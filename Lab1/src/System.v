==> flow/design.v <==
`timescale 1ns / 1ps
module Controller (
    input  wire       Reset,
    input  wire       Clk,
    output wire [3:0] AN,
    output wire       Selector
);
  reg [ 3:0] an = 4'b1111;
  reg        selector = 1'b0;
  reg [17:0] counter = 0;
  assign AN = an;
  assign Selector = selector;
  always @(posedge Clk) begin
    if (Reset) begin
      an <= 4'b1111;
      selector <= 1'b0;
      counter <= 18'b0;
    end else begin
      counter <= counter + 1;
      if(counter[17] == 0) begin
        an <= 4'b1110;
        selector <= 1'b0;
      end else begin
        an <= 4'b1101;
        selector <= 1'b1;
      end
    end
  end
endmodule
`timescale 1ns / 1ps
module Multiplexer (
    input  wire [3:0] In0,
    input  wire [3:0] In1,
    input  wire       Selector,
    output wire [3:0] DataOut
);
assign DataOut = Selector ? In1 : In0;
endmodule
`timescale 1ns / 1ps
module SevenSegmentDecoder (
    input  wire [3:0] DataIn,
    output reg [7:0] Segments
);
  always @(DataIn) begin
    case (DataIn)
      4'b0001: Segments = 8'b10011111;  
      4'b0010: Segments = 8'b00100101;  
      4'b0011: Segments = 8'b00001101;  
      4'b0100: Segments = 8'b10011001;  
      4'b0101: Segments = 8'b01001001;  
      4'b0110: Segments = 8'b01000001;  
      4'b0111: Segments = 8'b00011111;  
      4'b1000: Segments = 8'b00000001;  
      4'b1001: Segments = 8'b00001001;  
      4'b1010: Segments = 8'b00010001;  
      4'b1011: Segments = 8'b11000001;  
      4'b1100: Segments = 8'b01100011;  
      4'b1101: Segments = 8'b10000101;  
      4'b1110: Segments = 8'b01100001;  
      4'b1111: Segments = 8'b01110001;  
      default: Segments = 8'b00000011;  
    endcase
  end
endmodule
`timescale 1ns / 1ps
module System (
    input  wire [7:0] SW,
    input  wire       Reset,
    input  wire       Clk,
    output wire [7:0] Segments,
    output wire [3:0] AN
);
  wire Selector;
  wire [3:0] MuxOut;
  Controller ControllerInst (
      .Reset(Reset),
      .Clk(Clk),
      .AN(AN),
      .Selector(Selector)
  );
  SevenSegmentDecoder SevenSegmentDecoderInst (
      .DataIn  (MuxOut),
      .Segments(Segments)
  );
  Multiplexer MultiplexerInst (
      .In0(SW[3:0]),
      .In1(SW[7:4]),
      .Selector(Selector),
      .DataOut(MuxOut)
  );
endmodule
; Tool chain data of System
; Tool output for the design above, in the order of the flow.
; Lines are those of the file above, counted from 1.
; Operators: Yosys type, input widths -> output width; for muxes data width and select width s.
; Cell names lack the library's common part.
; A cell with n/a has no value.
[design]
top = System
clock = Clk
library = sky130hd
lib_corner = tt_025C_1v80

; Word level
; Source: Yosys, flattened and elaborated, memories not mapped. Widths are those after wreduce; folded enables and synchronous resets count as part of the registers. Registers that Yosys merges into a memory's read port (data or address) are not register bits. Print and check cells do not count. Equal cells are merged and count once.
; Yosys's memory passes give these memory sizes; they may raise the number of words (mostly to a power of two), join words into wider ones and drop unused or constant bits.
[classes]
addsub = 1
n_mux = 3
[op_table]
columns = op, count
row1 = $add 18x1->18 const B, 1
row2 = $mux 4, 1
row3 = $mux 2, 1
row4 = $mux 1, 1
[bits]
memories = 1
regBits = 23
inputBits = 10
mem_bits_ro = 112
wordCells = 8
out_inout_bits = 12
[mem_list]
columns = name, size, width, rd, write_ports, line
row1 = (name not given), 16, 7, 1, 0, 45  ; case (DataIn)

; Longest topological paths
; Longest topological path by Yosys (ltp), each cell counted once; first at word level (registers and memories cut), then after technology mapping (sequential cells cut; the memories' decode and read muxes count).
[depth]
word_depth = 1
abc_area = 0
ltp_mapped = 7
mapped_depth_nobuf = 6

; After synthesis
; The flow's flattened synthesis, as Yosys stat reports it; memories are mapped. The netlist is that of the ABC_AREA named above (0 if unset); the other value can give another one.
[by_type]
columns = type, count, area_total_um2
row1 = dfxtp_1, 21, 420.403
row2 = ha_1, 7, 87.584
row3 = xnor2_1, 10, 87.584
row4 = nor2_1, 21, 78.826
row5 = nand4_4, 2, 42.541
row6 = mux2i_1, 4, 40.038
row7 = inv_1, 8, 30.029
row8 = nand2_1, 7, 26.275
row9 = nor4_2, 2, 25.024
row10 = buf_4, 3, 22.522
row11 = mux2_2, 2, 22.522
row12 = nor4_4, 1, 21.27
row13 = a32o_1, 2, 20.019
row14 = nand3_1, 4, 20.019
row15 = nand3_2, 2, 20.019
row16 = nor3_1, 4, 20.019
row17 = nand3_4, 1, 17.517
row18 = xor2_1, 2, 17.517
; Other cell types: 24; their cells: 30.
[mapped]
mapped_cells = 133
ffs = 21
n_buf = 6
seqArea_um2 = 420.4
yosys_area_um2 = 1229.9
; By module: a second synthesis without flattening, with its own total; a netlist apart from the flattened one above.
[hier_totals]
cells_unflattened = 130
hier_area_um2 = 1201.2
; Each row is one instance without its submodules.
[by_module]
columns = mod, n_inst, n_cells, area_um2, mod_seq_area_um2
row1 = Controller, 1, 91, 875.8, 420.4
row2 = SevenSegmentDecoder, 1, 35, 280.3, 0.0
row3 = Multiplexer, 1, 4, 45.0, 0.0
row4 = System, 1, 0, 0.0, 0.0

; Timing after synthesis
; Path of least setup slack by OpenSTA after synthesis, without wires, with an ideal clock, recovery checks aside; 20% of the period is set as input and as output delay. Where synthesis merged equal registers, the netlist keeps one of their names.
[synth_path]
path_kind = input to output
start = in SW[4]
end = out Segments[2]
in_delay_ns = 0.544
n_path_buf = 0
arrival_time_ns = 1.597
period_ns = 2.72
slack_ns = 0.579
out_delay_ns = 0.544
stages = 6
launch_ns = 0.544
path_delay_ns = 1.053
required_time_ns = 2.176
period_less_setup_slack_ns = 2.141
; "path_delay_ns" is the arrival time less input delay plus setup time.
; A path that ends at an output port has no setup time.
; "stages": output pins that drive a net of the path, with the launching flip-flop's if there is one; two outputs of one cell count as two.
; "period_less_setup_slack_ns" is the clock period less the worst setup slack; recovery checks do not enter. This is arithmetic on one report: input and output delays are still those of the set period (20% each).
; The rows between start and end are the longest chain of elaborated cells between them; the timing report does not say that the signal goes this way. Where chains are equally long, one stands for them.
; Each line given opens the expression or statement behind the cell; cells for indexed reads and writes are added by Yosys, which also makes memories of some case tables.
; A memory read counts as a cell of the chain, while the word-level depth stops at memories.
[synth_via]
path_cell_list = mux2i_1 -> inv_1 -> ha_1 -> nand2_1 -> o21ai_0 -> a22o_1
elab_chain_len = 2
cone_cells = 2
cone_lines = 2
classes_between = mux: 1; memory: 1
[synth_rtl]
columns = item, line
row1 = start: declaration, 67  ; input  wire [7:0] SW,
row2 = $mux 4, 37  ; assign DataOut = Selector ? In1 : In0;
row3 = $mem_v2 16x7, 45  ; case (DataIn)
row4 = end: declaration, 70  ; output wire [7:0] Segments,

; Path in the finished layout
; Path of least setup slack in the final report of entry B (OpenROAD, finished layout, wires in). Where an end is a register, its clock arrival counts in the times.
[layout_path]
path_kind = register to output
start = reg ControllerInst.selector
end = out Segments[7]
arrival_time_ns = 1.81
period_ns = 2.15
n_path_buf = 4
slack_ns = -0.09
out_delay_ns = 0.43
launch_ns = 0.30
required_time_ns = 1.72
stages = 9
; The rows between start and end are the longest chain of elaborated cells between them; the timing report does not say that the signal goes this way. Where chains are equally long, one stands for them.
; A memory read counts as a cell of the chain, while the word-level depth stops at memories.
; A register here has more assigning lines than the two given.
[layout_via]
path_cell_list = dfxtp_4 -> mux2i_4 -> buf_4 -> buf_6 -> buf_6 -> ha_4 -> a22oi_2 -> o31ai_2 -> buf_2
elab_chain_len = 2
cone_cells = 2
cone_lines = 2
classes_between = mux: 1; memory: 1
[layout_rtl]
columns = item, line
row1 = start: declaration, 9  ; reg        selector = 1'b0;
row2 = start: assignment, 16  ; selector <= 1'b0;
row3 = start: assignment, 22  ; selector <= 1'b0;
row4 = $mux 4, 37  ; assign DataOut = Selector ? In1 : In0;
row5 = $mem_v2 16x7, 45  ; case (DataIn)
row6 = end: declaration, 70  ; output wire [7:0] Segments,

; Measured data: module System, platform sky130hd, 2 stored runs of the flow under differing settings, order arbitrary. Input and output delays are each 20% of the period that was set; the output load is 0.01 pF.
; "worstPathTime_ns" is the time allowed to the run's worst setup path (the clock period less input and output delay, where it has them) less its slack. Clock arrival times count: a late capture clock shortens it, a late launch clock lengthens it.
; By "power_total_uw" is meant OpenSTA's value without simulated activity: inputs other than the clock are taken to toggle once in ten clock periods, and the tool carries that through the logic.

[entry A: settings]
period_ns = 1.25
CORE_UTILIZATION = 37
PLACE_DENSITY = 0.84
CORE_ASPECT_RATIO = 1.64
CORE_MARGIN = 10
CELL_PAD_IN_SITES_GLOBAL_PLACEMENT = 3
CELL_PAD_IN_SITES_DETAIL_PLACEMENT = 1
ABC_AREA = 1
CTS_CLUSTER_DIAMETER = 34
CAP_MARGIN = 5
MIN_ROUTING_LAYER = met1
SLEW_MARGIN = 20
[entry A: results]
outcome = did not finish, placement stopped with GPL-0301

[entry B: settings]
period_ns = 2.15
SETUP_SLACK_MARGIN = 0.51
CAP_MARGIN = 20
CORE_MARGIN = 2
CORE_UTILIZATION = 40
SLEW_MARGIN = 20
[entry B: results]
synthesis_area_um2 = 1229.9
final_setup_ws_ns = -0.090
power_total_uw = 757.4
finalCellArea_um2 = 1751.7
dieArea_um2 = 3534.3
worstPathTime_ns = 1.81
worst_path_kind = register to output
tns_ns = -0.376
